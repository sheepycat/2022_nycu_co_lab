==> flow/design.v <==
`timescale 1ns/1ps
module alu(
           clk,            
           rst_n,          
           src1,           
           src2,           
           ALU_control,    
           result,         
           zero,           
           cout,           
           overflow        
           );
input           clk;
input           rst_n;
input  [32-1:0] src1;
input  [32-1:0] src2;
input   [4-1:0] ALU_control;
output [32-1:0] result;
output          zero;
output          cout;
output          overflow;
reg    [32-1:0] result;
reg             zero;
reg             cout;
reg             overflow;
wire    set;
wire    [32-1:0] cin_store;
wire    [32-1:0] result_store;
wire             overflow_store;
wire             cin1;
assign cin1 = ((ALU_control=='b0111)||(ALU_control == 'b0110))? 'b1:'b0 ;
alu_top A0 (src1[0], src2[0], set , ALU_control[3], ALU_control[2], cin1, ALU_control[1:0], result_store[0], cin_store[0]);
alu_top A1 (src1[1], src2[1], 'b0 , ALU_control[3], ALU_control[2], cin_store[0], ALU_control[1:0], result_store[1], cin_store[1]);
alu_top A2 (src1[2], src2[2], 'b0 , ALU_control[3], ALU_control[2], cin_store[1], ALU_control[1:0], result_store[2], cin_store[2]);
alu_top A3 (src1[3], src2[3], 'b0 , ALU_control[3], ALU_control[2], cin_store[2], ALU_control[1:0], result_store[3], cin_store[3]);
alu_top A4 (src1[4], src2[4], 'b0 , ALU_control[3], ALU_control[2], cin_store[3], ALU_control[1:0], result_store[4], cin_store[4]);
alu_top A5 (src1[5], src2[5], 'b0 , ALU_control[3], ALU_control[2], cin_store[4], ALU_control[1:0], result_store[5], cin_store[5]);
alu_top A6 (src1[6], src2[6], 'b0 , ALU_control[3], ALU_control[2], cin_store[5], ALU_control[1:0], result_store[6], cin_store[6]);
alu_top A7 (src1[7], src2[7], 'b0 , ALU_control[3], ALU_control[2], cin_store[6], ALU_control[1:0], result_store[7], cin_store[7]);
alu_top A8 (src1[8], src2[8], 'b0 , ALU_control[3], ALU_control[2], cin_store[7], ALU_control[1:0], result_store[8], cin_store[8]);
alu_top A9 (src1[9], src2[9], 'b0 , ALU_control[3], ALU_control[2], cin_store[8], ALU_control[1:0], result_store[9], cin_store[9]);
alu_top A10 (src1[10], src2[10], 'b0 , ALU_control[3], ALU_control[2], cin_store[9], ALU_control[1:0], result_store[10], cin_store[10]);
alu_top A11 (src1[11], src2[11], 'b0 , ALU_control[3], ALU_control[2], cin_store[10], ALU_control[1:0], result_store[11], cin_store[11]);
alu_top A12 (src1[12], src2[12], 'b0 , ALU_control[3], ALU_control[2], cin_store[11], ALU_control[1:0], result_store[12], cin_store[12]);
alu_top A13 (src1[13], src2[13], 'b0 , ALU_control[3], ALU_control[2], cin_store[12], ALU_control[1:0], result_store[13], cin_store[13]);
alu_top A14 (src1[14], src2[14], 'b0 , ALU_control[3], ALU_control[2], cin_store[13], ALU_control[1:0], result_store[14], cin_store[14]);
alu_top A15 (src1[15], src2[15], 'b0 , ALU_control[3], ALU_control[2], cin_store[14], ALU_control[1:0], result_store[15], cin_store[15]);
alu_top A16 (src1[16], src2[16], 'b0 , ALU_control[3], ALU_control[2], cin_store[15], ALU_control[1:0], result_store[16], cin_store[16]);
alu_top A17 (src1[17], src2[17], 'b0 , ALU_control[3], ALU_control[2], cin_store[16], ALU_control[1:0], result_store[17], cin_store[17]);
alu_top A18 (src1[18], src2[18], 'b0 , ALU_control[3], ALU_control[2], cin_store[17], ALU_control[1:0], result_store[18], cin_store[18]);
alu_top A19 (src1[19], src2[19], 'b0 , ALU_control[3], ALU_control[2], cin_store[18], ALU_control[1:0], result_store[19], cin_store[19]);
alu_top A20 (src1[20], src2[20], 'b0 , ALU_control[3], ALU_control[2], cin_store[19], ALU_control[1:0], result_store[20], cin_store[20]);
alu_top A21 (src1[21], src2[21], 'b0 , ALU_control[3], ALU_control[2], cin_store[20], ALU_control[1:0], result_store[21], cin_store[21]);
alu_top A22 (src1[22], src2[22], 'b0 , ALU_control[3], ALU_control[2], cin_store[21], ALU_control[1:0], result_store[22], cin_store[22]);
alu_top A23 (src1[23], src2[23], 'b0 , ALU_control[3], ALU_control[2], cin_store[22], ALU_control[1:0], result_store[23], cin_store[23]);
alu_top A24 (src1[24], src2[24], 'b0 , ALU_control[3], ALU_control[2], cin_store[23], ALU_control[1:0], result_store[24], cin_store[24]);
alu_top A25 (src1[25], src2[25], 'b0 , ALU_control[3], ALU_control[2], cin_store[24], ALU_control[1:0], result_store[25], cin_store[25]);
alu_top A26 (src1[26], src2[26], 'b0 , ALU_control[3], ALU_control[2], cin_store[25], ALU_control[1:0], result_store[26], cin_store[26]);
alu_top A27 (src1[27], src2[27], 'b0 , ALU_control[3], ALU_control[2], cin_store[26], ALU_control[1:0], result_store[27], cin_store[27]);
alu_top A28 (src1[28], src2[28], 'b0 , ALU_control[3], ALU_control[2], cin_store[27], ALU_control[1:0], result_store[28], cin_store[28]);
alu_top A29 (src1[29], src2[29], 'b0 , ALU_control[3], ALU_control[2], cin_store[28], ALU_control[1:0], result_store[29], cin_store[29]);
alu_top A30 (src1[30], src2[30], 'b0 , ALU_control[3], ALU_control[2], cin_store[29], ALU_control[1:0], result_store[30], cin_store[30]);
alu_btm A31(src1[31], src2[31], 'b0, ALU_control[3], ALU_control[2], cin_store[30], ALU_control[1:0], result_store[31], cin_store[31], overflow_store, set);
always@( posedge clk or negedge rst_n ) 
begin
	if(!rst_n) begin
        result <= 0;
        overflow <= 0;
        zero <= 0;
        cout <= 0;
	end
	else begin
        result <= result_store;
        overflow <= overflow_store;
        zero <= (result_store==32'b0)? 'b1:'b0;
        cout <= ((ALU_control=='b0010)||(ALU_control == 'b0110))?  cin_store[31] :'b0;
	end
end
endmodule
`timescale 1ns/1ps
module alu_btm(
               src1,        
               src2,        
               less,        
               A_invert,    
               B_invert,    
               cin,         
               operation,   
               result,      
               cout,        
               overflow,
               set
               );
input         src1;
input         src2;
input         less;
input         A_invert;
input         B_invert;
input         cin;
input [2-1:0] operation;
output        result;
output        cout;
output        overflow;
output        set;
reg           result;
reg          a,b;
wire fa_result;
full_adder FA (
        .In_A(a), 
        .In_B(b),
        .Cin(cin),
        .Sum(fa_result), 
        .Cout(cout)
    );
assign overflow = ((operation == 2'b10)||(operation == 2'b11))? (cin != cout):'b0;
assign set = fa_result;
always@(*)
begin
    a = (A_invert)? ~src1 : src1;  
    b = (B_invert)? ~src2 : src2;  
    case(operation)
        2'b00: result <= (a==1 && b==1);
        2'b01: result <= (a==1 || b==1);
        2'b10: result <= fa_result;
        2'b11: result <= less;
    endcase
end
endmodule
`timescale 1ns/1ps
module alu_top(
               src1,        
               src2,        
               less,        
               A_invert,    
               B_invert,    
               cin,         
               operation,   
               result,      
               cout,        
               );
input         src1;
input         src2;
input         less;
input         A_invert;
input         B_invert;
input         cin;
input [2-1:0] operation;
output        result;
output        cout;
reg           result;
reg          a,b;
wire fa_result;
full_adder FA (
        .In_A(a), 
        .In_B(b),
        .Cin(cin),
        .Sum(fa_result), 
        .Cout(cout)
    );
always@(*)
begin
    a = (A_invert)? ~src1 : src1;  
    b = (B_invert)? ~src2 : src2;  
    case(operation)
    2'b00: result <= (a==1 && b==1);
    2'b01: result <= (a==1 || b==1);
    2'b10: result <= fa_result;
    2'b11: result <= less;
    endcase
end
endmodule
`timescale 1ns / 1ps
module full_adder(
In_A, In_B, Cin, Sum, Cout
    );
    input In_A, In_B, Cin;
    output Sum, Cout;
    half_adder HA (
        .In_A(In_A), 
        .In_B(In_B), 
        .Sum(temp_sum), 
        .Cout(temp_cout)
    );
    wire temp_sum, temp_cout,two_cout;
    half_adder HA2 (
        .In_A(temp_sum), 
        .In_B(Cin), 
        .Sum(Sum), 
        .Cout(two_cout)
    );
    or(Cout,two_cout,temp_cout);
endmodule
`timescale 1ns / 1ps
module half_adder(
    In_A, In_B, Sum, Cout
    );
    input In_A, In_B;
    output Sum, Cout;
    xor(Sum,In_A,In_B);
    and(Cout,In_A ,In_B );
endmodule
# Tool chain data of alu
# What the tools print for alu, step after step.
# Lines are those of the file above, counted from 1.
# Library cell names are shortened.
# Not given: --
[inputs]
top_module = "alu"
clock_port = "clk"
lib = "sky130hd"
pvt_corner = "tt_025C_1v80"

# After elaboration
# Yosys after proc, flatten, opt, wreduce and memory -nomap, before mapping. Enables and synchronous resets that opt folds into registers are not counted as muxes. Memory bits, and registers merged into a memory's read port (data or address), are not among the register bits. Print and check cells are not counted. Equal cells are merged and count once.
[bits]
regBits = 35
in_bits = 70
output_inout_bits = 35
[op_classes]
n_eq = 7
muxes = 100
n_logic = 224
reduce_logical = 69
[op_table]
columns = ["op", "count"]
rows = [
  ["parallel mux 1 bit (select 4 bit)", 32],
  ["2-to-1 mux 1 bit", 68],
  ["AND 1 bit", 64],
  ["XOR 1 bit", 64],
  ["inverter 1 bit", 64],
  ["logical OR 1 bit", 35],
  ["bitwise OR 1 bit", 32],
  ["logical AND 1 bit", 32],
  ["zero test 32 bit", 1],
  ["== test 4 x 3 -> 1 bit (second input constant)", 2],
  ["== test 2 bit (second input constant)", 2],
  ["== test 4 x 2 -> 1 bit (second input constant)", 1],
  ["== test 2 x 1 -> 1 bit (second input constant)", 1],
  ["zero test 2 bit", 1],
  ["!= test 1 bit", 1],
]

# Logic depth
# Depth = most cells in a row (Yosys ltp): at word level without a register or memory, in the mapped netlist without a sequential cell, where the memories' decode and read muxes count.
[depth]
word_depth = 69
abc_area = 0
ltp_mapped = 42

# Mapped cells and area
# Source: synth_stat.txt of the flow (Yosys; design flattened, memories mapped). It holds for the ABC_AREA given above (unset counts as 0); a run with the other value may have another netlist.
# Totals and module areas in this step are rounded.
[synth_totals]
stdcells = 464
area_um2 = 4320
flip_flops = 35
[by_type]
columns = ["cell", "count"]
rows = [
  ["dfrtp_1", 35],
  ["ha_1", 64],
  ["fa_1", 32],
  ["xor2_1", 63],
  ["nand2b_1", 55],
  ["inv_1", 69],
  ["or2_2", 27],
  ["a21oi_1", 29],
  ["nor2_1", 28],
  ["nor4_1", 13],
  ["buf_2", 14],
  ["nand4_1", 4],
  ["buf_6", 2],
  ["mux4_2", 1],
  ["or2b_1", 3],
  ["nor2b_1", 3],
  ["xnor2_1", 2],
  ["a2111oi_2", 1],
]
# Not listed: further types 15, cells in them 19.
# The figures by module come from a second, unflattened synthesis with its own total; it is not the netlist above.
[hier_totals]
hier_cells = 371
hier_area_um2 = 3506
# Each row is one instance without its submodules.
[by_module]
columns = ["mod", "instances", "n_cells", "area_um2", "seq_area_um2"]
rows = [
  ["alu_top", 31, 7, 47.5, 0.0],
  ["alu", 1, 49, 970.9, 875.8],
  ["half_adder", 64, 1, 12.5, 0.0],
  ["full_adder", 32, 1, 6.3, 0.0],
  ["alu_btm", 1, 9, 60.1, 0.0],
]

# Worst setup path after synthesis
# OpenSTA on the mapped netlist: ideal clock, no wires. The path of least setup slack (recovery checks aside). Input and output delay are each 20% of the period. Register names are those of the netlist, which keeps one name where synthesis merged equal registers.
[synth_timing]
kind = "input to register"
from = "in ALU_control[2]"
to = "reg zero"
period_ns = 21.7
input_delay_ns = 4.340
setup_time_ns = 0.096
launch_ns = 4.340
arrival_time_ns = 17.996
required_time_ns = 21.604
setup_slack_ns = 3.608
delay_ns = 13.752
stages = 41
synth_period_reached_ns = 18.092
# "delay_ns" is the arrival time less input delay plus setup time.
# "stages": output pins that drive a net of the path, with the launching flip-flop's if there is one; two outputs of one cell count as two.
# "synth_period_reached_ns" = period - worst setup slack (recovery checks aside). The figure is calculated, with input and output delays left at 20% of the set period.
# Between the ends stands the longest chain of elaborated cells between them, by number of cells; it is not shown to be the way that was timed. Of several equally long chains one is given.
# Each line given opens the expression or statement behind the cell; cells for indexed reads and writes are added by Yosys, which also makes memories of some case tables.
[synth_via]
path_cell_list = "clkbuf_1 buf_2 xor2_1 fa_1 fa_1 inv_1 fa_1 fa_1 fa_1 fa_1 fa_1 fa_1 fa_1 fa_1 fa_1 fa_1 fa_1 fa_1 [... 5 more ...] fa_1 fa_1 fa_1 fa_1 fa_1 fa_1 fa_1 fa_1 fa_1 fa_1 fa_1 fa_1 fa_1 inv_1 mux4_2 a211oi_1 nand4_1 nor4_2"
elab_chain_cells = 69
cells_between = 291
cone_classes = "2 x eq/ne; 66 x mux; 157 x logic; 66 x reduce/logical"
[synth_lines]
columns = ["item", "line", "source"]
rows = [
  ["start: declaration", 17, "input   [4-1:0] ALU_control;"],
  ["== test 4 x 3 -> 1 bit", 31, "assign cin1 = ((ALU_control=='b0111)||(ALU_control == 'b0110))? 'b1:'b0 ;"],
  ["logical OR 1 bit", 31, ""],
  ["2-to-1 mux 1 bit", 31, ""],
  ["AND 1 bit", 200, "and(Cout,In_A ,In_B );"],
  ["bitwise OR 1 bit", 191, "or(Cout,two_cout,temp_cout);"],
  ["AND 1 bit", 200, ""],
  ["bitwise OR 1 bit", 191, ""],
  ["[... 55 more ...]", "--", ""],
  ["bitwise OR 1 bit", 191, ""],
  ["AND 1 bit", 200, ""],
  ["bitwise OR 1 bit", 191, ""],
  ["XOR 1 bit", 199, "xor(Sum,In_A,In_B);"],
  ["parallel mux 1 bit (select 4 bit)", 164, "case(operation)"],
  ["zero test 32 bit", 75, "zero <= (result_store==32'b0)? 'b1:'b0;"],
  ["2-to-1 mux 1 bit", 75, ""],
  ["end: assignment", 69, "zero <= 0;"],
  ["end: assignment", 75, ""],
  ["end: declaration", 19, "output          zero;"],
]
# Some nets on the timed path still bear RTL names; the line given drives or declares the net.
[synth_nets]
columns = ["net", "line"]
rows = [
  ["A0.result", 164],
]

# Timing after layout
# From the final timing report of flow run 2: the path of least setup slack in the routed layout; clock arrival at registers is part of the times.
[layout_timing]
kind = "input to register"
from = "in src2[0]"
to = "reg zero"
period_ns = 17.2
input_delay_ns = 3.44
setup_time_ns = 0.09
launch_ns = 3.44
arrival_time_ns = 16.87
required_time_ns = 17.40
setup_slack_ns = 0.53
stages = 40
# Between the ends stands the longest chain of elaborated cells between them, by number of cells; it is not shown to be the way that was timed. Of several equally long chains one is given.
[layout_via]
path_cell_list = "clkdlybuf4s50_1 xor2_2 fa_2 fa_1 inv_1 fa_1 fa_2 fa_2 fa_2 fa_1 fa_2 fa_1 fa_1 fa_2 fa_2 fa_1 fa_2 fa_2 [... 4 more ...] fa_2 fa_2 fa_1 fa_2 fa_2 fa_2 fa_2 fa_2 fa_1 fa_2 fa_2 fa_2 fa_1 inv_1 mux4_2 a211oi_2 nand4_1 nor4_2"
elab_chain_cells = 69
cells_between = 134
cone_classes = "34 x mux; 97 x logic; 3 x reduce/logical"
[layout_lines]
columns = ["item", "line", "source"]
rows = [
  ["start: declaration", 16, "input  [32-1:0] src2;"],
  ["inverter 1 bit", 163, "b = (B_invert)? ~src2 : src2;"],
  ["2-to-1 mux 1 bit", 163, ""],
  ["XOR 1 bit", 199, "xor(Sum,In_A,In_B);"],
  ["AND 1 bit", 200, "and(Cout,In_A ,In_B );"],
  ["bitwise OR 1 bit", 191, "or(Cout,two_cout,temp_cout);"],
  ["AND 1 bit", 200, ""],
  ["bitwise OR 1 bit", 191, ""],
  ["[... 55 more ...]", "--", ""],
  ["bitwise OR 1 bit", 191, ""],
  ["AND 1 bit", 200, ""],
  ["bitwise OR 1 bit", 191, ""],
  ["XOR 1 bit", 199, ""],
  ["parallel mux 1 bit (select 4 bit)", 164, "case(operation)"],
  ["zero test 32 bit", 75, "zero <= (result_store==32'b0)? 'b1:'b0;"],
  ["2-to-1 mux 1 bit", 75, ""],
  ["end: assignment", 69, "zero <= 0;"],
  ["end: assignment", 75, ""],
  ["end: declaration", 19, "output          zero;"],
]
# Some nets on the timed path still bear RTL names; the line given drives or declares the net.
[layout_nets]
columns = ["net", "line"]
rows = [
  ["A0.result", 164],
]

# Flow measurements of alu on sky130hd: 2 stored runs with different settings, listed in no order. Input and output delays are each 20% of the period that was set; the output load is 0.01 pF.
# "clock_period_reached_ns" is the run's clock period less its worst setup slack. It is reckoned from that one timing run; input and output delays stay at 20% of the period that was set.
# "worst_setup_path_time_ns" means the part of the period allowed to the worst setup path (the constraints hold back 20% at inputs and 20% at outputs) less its slack; where the path has registers, the arrival times of their clocks count too.
# By "power_w" is meant OpenSTA's value without simulated activity: inputs other than the clock are taken to toggle once in ten clock periods, and the tool carries that through the logic.
# Results are given in rounded form.

[[run]]
name = "flow run 1"
[run.settings]
period_ns = 10.3
CORE_UTILIZATION = 69
PLACE_DENSITY_LB_ADDON = 0.23
GPL_TIMING_DRIVEN = 0
CTS_CLUSTER_SIZE = 81
CTS_CLUSTER_DIAMETER = 187
SLEW_MARGIN = 40
MAX_ROUTING_LAYER = "met5"
CAP_MARGIN = 20
CORE_MARGIN = 2
[run.results]
outcome = "unfinished; error FLW-0024 in placement"

[[run]]
name = "flow run 2"
[run.settings]
period_ns = 17.2
CORE_UTILIZATION = 41
CAP_MARGIN = 20
CORE_MARGIN = 2
SLEW_MARGIN = 20
[run.results]
timing.setup.tns_ns = 0.000
clock_period_reached_ns = 16.671
finish.stdcell_area_um2 = 5694
worstSetupSlack_ns = 0.529
final_util_pct = 55.4
design.die.area_um2 = 11370
synth_chip_area_um2 = 4320
power_w = 0.0003556
worst_setup_path_time_ns = 13.23
worst_path_kind = "input to register"
